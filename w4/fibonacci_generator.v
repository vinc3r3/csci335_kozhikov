==> flow/design.v <==
module fibonacci_generator (
    input clk,         
    input rst,         
    input enable,      
    output reg [31:0] fib_out   
);
reg [31:0] fib_prev1;   
reg [31:0] fib_prev2;   
always @(posedge clk or posedge rst) begin
    if (rst) begin
        fib_prev1 = 32'd1;   
        fib_prev2 = 32'd0;   
        fib_out = 32'd0;     
    end else if (enable) begin
        fib_out = fib_prev1 + fib_prev2;
        fib_prev2 = fib_prev1;
        fib_prev1 = fib_out;
    end
end
endmodule
Reports on fibonacci_generator:

The steps from the RTL of fibonacci_generator to its reports follow in flow order.
Line numbers count from 1 in the design file above.
Operators: Yosys type, input widths -> output width; for muxes data width and select width s.
Cell names lack the library's common part.
A cell with -- has no value.

* top: fibonacci_generator
* clock input: clk
* standard-cell library: sky130hd
* corner: tt_025C_1v80

Elaborated design:

Yosys after proc, flatten, opt, wreduce and memory -nomap, before mapping. Enables and synchronous resets that opt folds into registers are not counted as muxes. Memory bits, and registers merged into a memory's read port (data or address), are not among the register bits. Print and check cells are not counted.

* register bits: 96
* output and inout port bits: 32
* word-level cells: 4

* $add $sub $neg: 1

Operators with widths (number)
* $add 32x32->32: 1

Depth:

Longest topological path by Yosys (ltp), each cell counted once; first at word level (registers and memories cut), then after technology mapping (sequential cells cut; the memories' decode and read muxes count).

* word-level depth: 1
* ABC_AREA: 0
* depth in mapped cells: 10
* gate-level depth less buffers: 10

Netlist:

Yosys stat after the flow's synthesis: flattened, memories mapped to cells. It holds for the ABC_AREA given above (unset counts as 0); a run with the other value may have another netlist.
The area totals of this step are shown rounded.

* chip area (Yosys): 4290 um^2
* flip-flop cells: 65
* buffers: 46
* standard cells after synthesis: 412

Cells by type
* dfrtp_1: number 64, total area 1.6E+03 um^2
* mux2_2: number 53, total area 596.822 um^2
* ha_1: number 31, total area 387.872 um^2
* buf_4: number 31, total area 232.723 um^2
* a21o_1: number 23, total area 172.666 um^2
* a21oi_1: number 31, total area 155.149 um^2
* xnor2_1: number 17, total area 148.893 um^2
* nand2_1: number 26, total area 97.594 um^2
* xor2_1: number 10, total area 87.584 um^2
* nor2_1: number 17, total area 63.811 um^2
* nand3_1: number 11, total area 55.053 um^2
* o21ai_0: number 9, total area 45.043 um^2
* a31oi_1: number 7, total area 43.792 um^2
* clkbuf_8: number 3, total area 41.29 um^2
* inv_1: number 11, total area 41.29 um^2
* clkbuf_1: number 10, total area 37.536 um^2
* nand4_1: number 6, total area 37.536 um^2
* nor2b_1: number 5, total area 31.28 um^2

Not listed: further types 31, cells in them 47.

Timing after synthesis:

OpenSTA on the mapped netlist: ideal clock, no wires. The path of least setup slack (recovery checks aside). Input and output delay are each 20% of the period. Register names are those of the netlist, which keeps one name where synthesis merged equal registers.

* kind: flip-flop to flip-flop
* from: register fib_prev1[15]
* to: register fib_prev1[30]
* arrival time: 2.425 ns
* required time: 2.294 ns
* period: 2.43 ns
* path delay: 2.561 ns
* path slack: -0.131 ns
* driving pins on the path: 10
* synthesis period reached: 2.561 ns

"path delay" is the arrival time less input delay plus setup time.
"driving pins on the path": output pins that drive a net of the path, with the launching flip-flop's if there is one; two outputs of one cell count as two.
"synthesis period reached" is the clock period less the worst setup slack; recovery checks do not enter. This is arithmetic on one report: input and output delays are still those of the set period (20% each).
The rows between start and end are the longest chain of elaborated cells between them; the timing report does not say that the signal goes this way. Where chains are equally long, one stands for them.
Each line given opens the expression or statement behind the cell; cells for indexed reads and writes are added by Yosys, which also makes memories of some case tables.

* path through: dfrtp_1 -> ha_1 -> a21o_1 -> a21o_1 -> a21o_1 -> a221o_1 -> a311o_1 -> o31ai_2 -> xor2_1 -> a21oi_1
* length of the longest elaborated chain: 1
* elaborated cells on any way between the ends: 1
* source lines of those cells: 1

Ends and longest elaborated chain, post-synthesis
* start, declared: RTL line 7 `reg [31:0] fib_prev1;`
* start, assigned: RTL line 11 `fib_prev1 = 32'd1;`
* start, assigned: RTL line 17 `fib_prev1 = fib_out;`
* $add 32x32->32: RTL line 15 `fib_out = fib_prev1 + fib_prev2;`
* end, assigned: RTL line 11
* end, assigned: RTL line 17
* end, declared: RTL line 7

Worst path after layout:

From the final timing report of run 1: the path of least setup slack in the routed layout; clock arrival at registers is part of the times.

* kind: flip-flop to flip-flop
* from: register fib_prev1[15]
* to: register fib_prev1[26]
* required time: 2.91 ns
* arrival time: 2.82 ns
* path slack: 0.09 ns
* driving pins on the path: 10
* period: 2.68 ns

The rows between start and end are the longest chain of elaborated cells between them; the timing report does not say that the signal goes this way. Where chains are equally long, one stands for them.

* path through: dfrtp_1 -> ha_1 -> a21o_1 -> a21o_1 -> a21o_1 -> a221o_1 -> a311o_1 -> nor2_1 -> xnor2_1 -> mux2_4
* length of the longest elaborated chain: 1
* elaborated cells on any way between the ends: 1
* source lines of those cells: 1

Ends and longest elaborated chain, after layout
* start, declared: RTL line 7 `reg [31:0] fib_prev1;`
* start, assigned: RTL line 11 `fib_prev1 = 32'd1;`
* start, assigned: RTL line 17 `fib_prev1 = fib_out;`
* $add 32x32->32: RTL line 15 `fib_out = fib_prev1 + fib_prev2;`
* end, assigned: RTL line 11
* end, assigned: RTL line 17
* end, declared: RTL line 7

Subject: flow runs of fibonacci_generator

Hi,

Design fibonacci_generator on sky130hd. What follows are 2 stored runs of the flow, each under its own settings; their order means nothing. The constraints put input and output delay at 20% of the set period each and load the outputs with 0.01 pF.
"clock period reached" is the run's clock period less its worst setup slack. It is reckoned from that one timing run; input and output delays stay at 20% of the period that was set.
"time used up by the worst setup path" is the time allowed to the run's worst setup path (the clock period less input and output delay, where it has them) less its slack. Clock arrival times count: a late capture clock shortens it, a late launch clock lengthens it.
The measured numbers are rounded.

### Run 1

==> flow/run.sh <==
#!/bin/bash
# the make line also repeats the synthesis and layout settings of config.mk as NAME=value (left out here)
make -C /OpenROAD-flow-scripts/flow DESIGN_CONFIG=/design/flow/config.mk WORK_HOME=/design/flow/orfs CLKGATE_MAP_FILE= finish
==> flow/config.mk <==
export PLATFORM = sky130hd
export DESIGN_NAME = fibonacci_generator
export DESIGN_NICKNAME = fibonacci_generator
export VERILOG_FILES = /design/flow/design.v
export SDC_FILE = /design/flow/constraint.sdc
export NUM_CORES = 4
export LEC_CHECK = 0
export ABC_AREA = 0
export CAP_MARGIN = 0
export CELL_PAD_IN_SITES_DETAIL_PLACEMENT = 0
export CELL_PAD_IN_SITES_GLOBAL_PLACEMENT = 1
export CORE_MARGIN = 2
export CORE_UTILIZATION = 52
export CTS_CLUSTER_DIAMETER = 38
export CTS_CLUSTER_SIZE = 40
export PLACE_DENSITY_LB_ADDON = 0.04
export SETUP_SLACK_MARGIN = -0.06
export SLEW_MARGIN = 0
export TNS_END_PERCENT = 35
==> flow/constraint.sdc <==
create_clock -name core_clock -period 2.68 [get_ports {clk}]
set_input_delay 0.5360 -clock core_clock [delete_from_list [all_inputs] [get_ports {clk}]]
set_output_delay 0.5360 -clock core_clock [all_outputs]
set_load 0.01 [all_outputs]

Results of run 1:
- Synthesis area: 4290 um^2
- Time used up by the worst setup path: 2.59 ns
- Worst setup path kind: flip-flop to flip-flop
- Clock period reached: 2.590 ns
- Setup total negative slack: 0.000 ns
- Final worst hold slack: 0.483 ns
- Utilization after routing: 58.6 %
- Area inside the die boundary: 8990 um^2
- Standard-cell area after routing: 4740 um^2
- Worst setup slack after layout: 0.090 ns

### Run 2

==> flow/run.sh <==
#!/bin/bash
# the make line also repeats the synthesis and layout settings of config.mk as NAME=value (left out here)
make -C /OpenROAD-flow-scripts/flow DESIGN_CONFIG=/design/flow/config.mk WORK_HOME=/design/flow/orfs CLKGATE_MAP_FILE= finish
==> flow/config.mk <==
export PLATFORM = sky130hd
export DESIGN_NAME = fibonacci_generator
export DESIGN_NICKNAME = fibonacci_generator
export VERILOG_FILES = /design/flow/design.v
export SDC_FILE = /design/flow/constraint.sdc
export NUM_CORES = 4
export LEC_CHECK = 0
export CAP_MARGIN = 20
export CELL_PAD_IN_SITES_DETAIL_PLACEMENT = 2
export CORE_ASPECT_RATIO = 1.88
export CORE_MARGIN = 2
export CORE_UTILIZATION = 59
export CTS_CLUSTER_SIZE = 68
export PLACE_DENSITY_LB_ADDON = 0.01
export SETUP_SLACK_MARGIN = -0.09
export SLEW_MARGIN = 20
==> flow/constraint.sdc <==
create_clock -name core_clock -period 2.58 [get_ports {clk}]
set_input_delay 0.5160 -clock core_clock [delete_from_list [all_inputs] [get_ports {clk}]]
set_output_delay 0.5160 -clock core_clock [all_outputs]
set_load 0.01 [all_outputs]

Outcome of run 2: no results, placement failed with DPL-0033

Regards
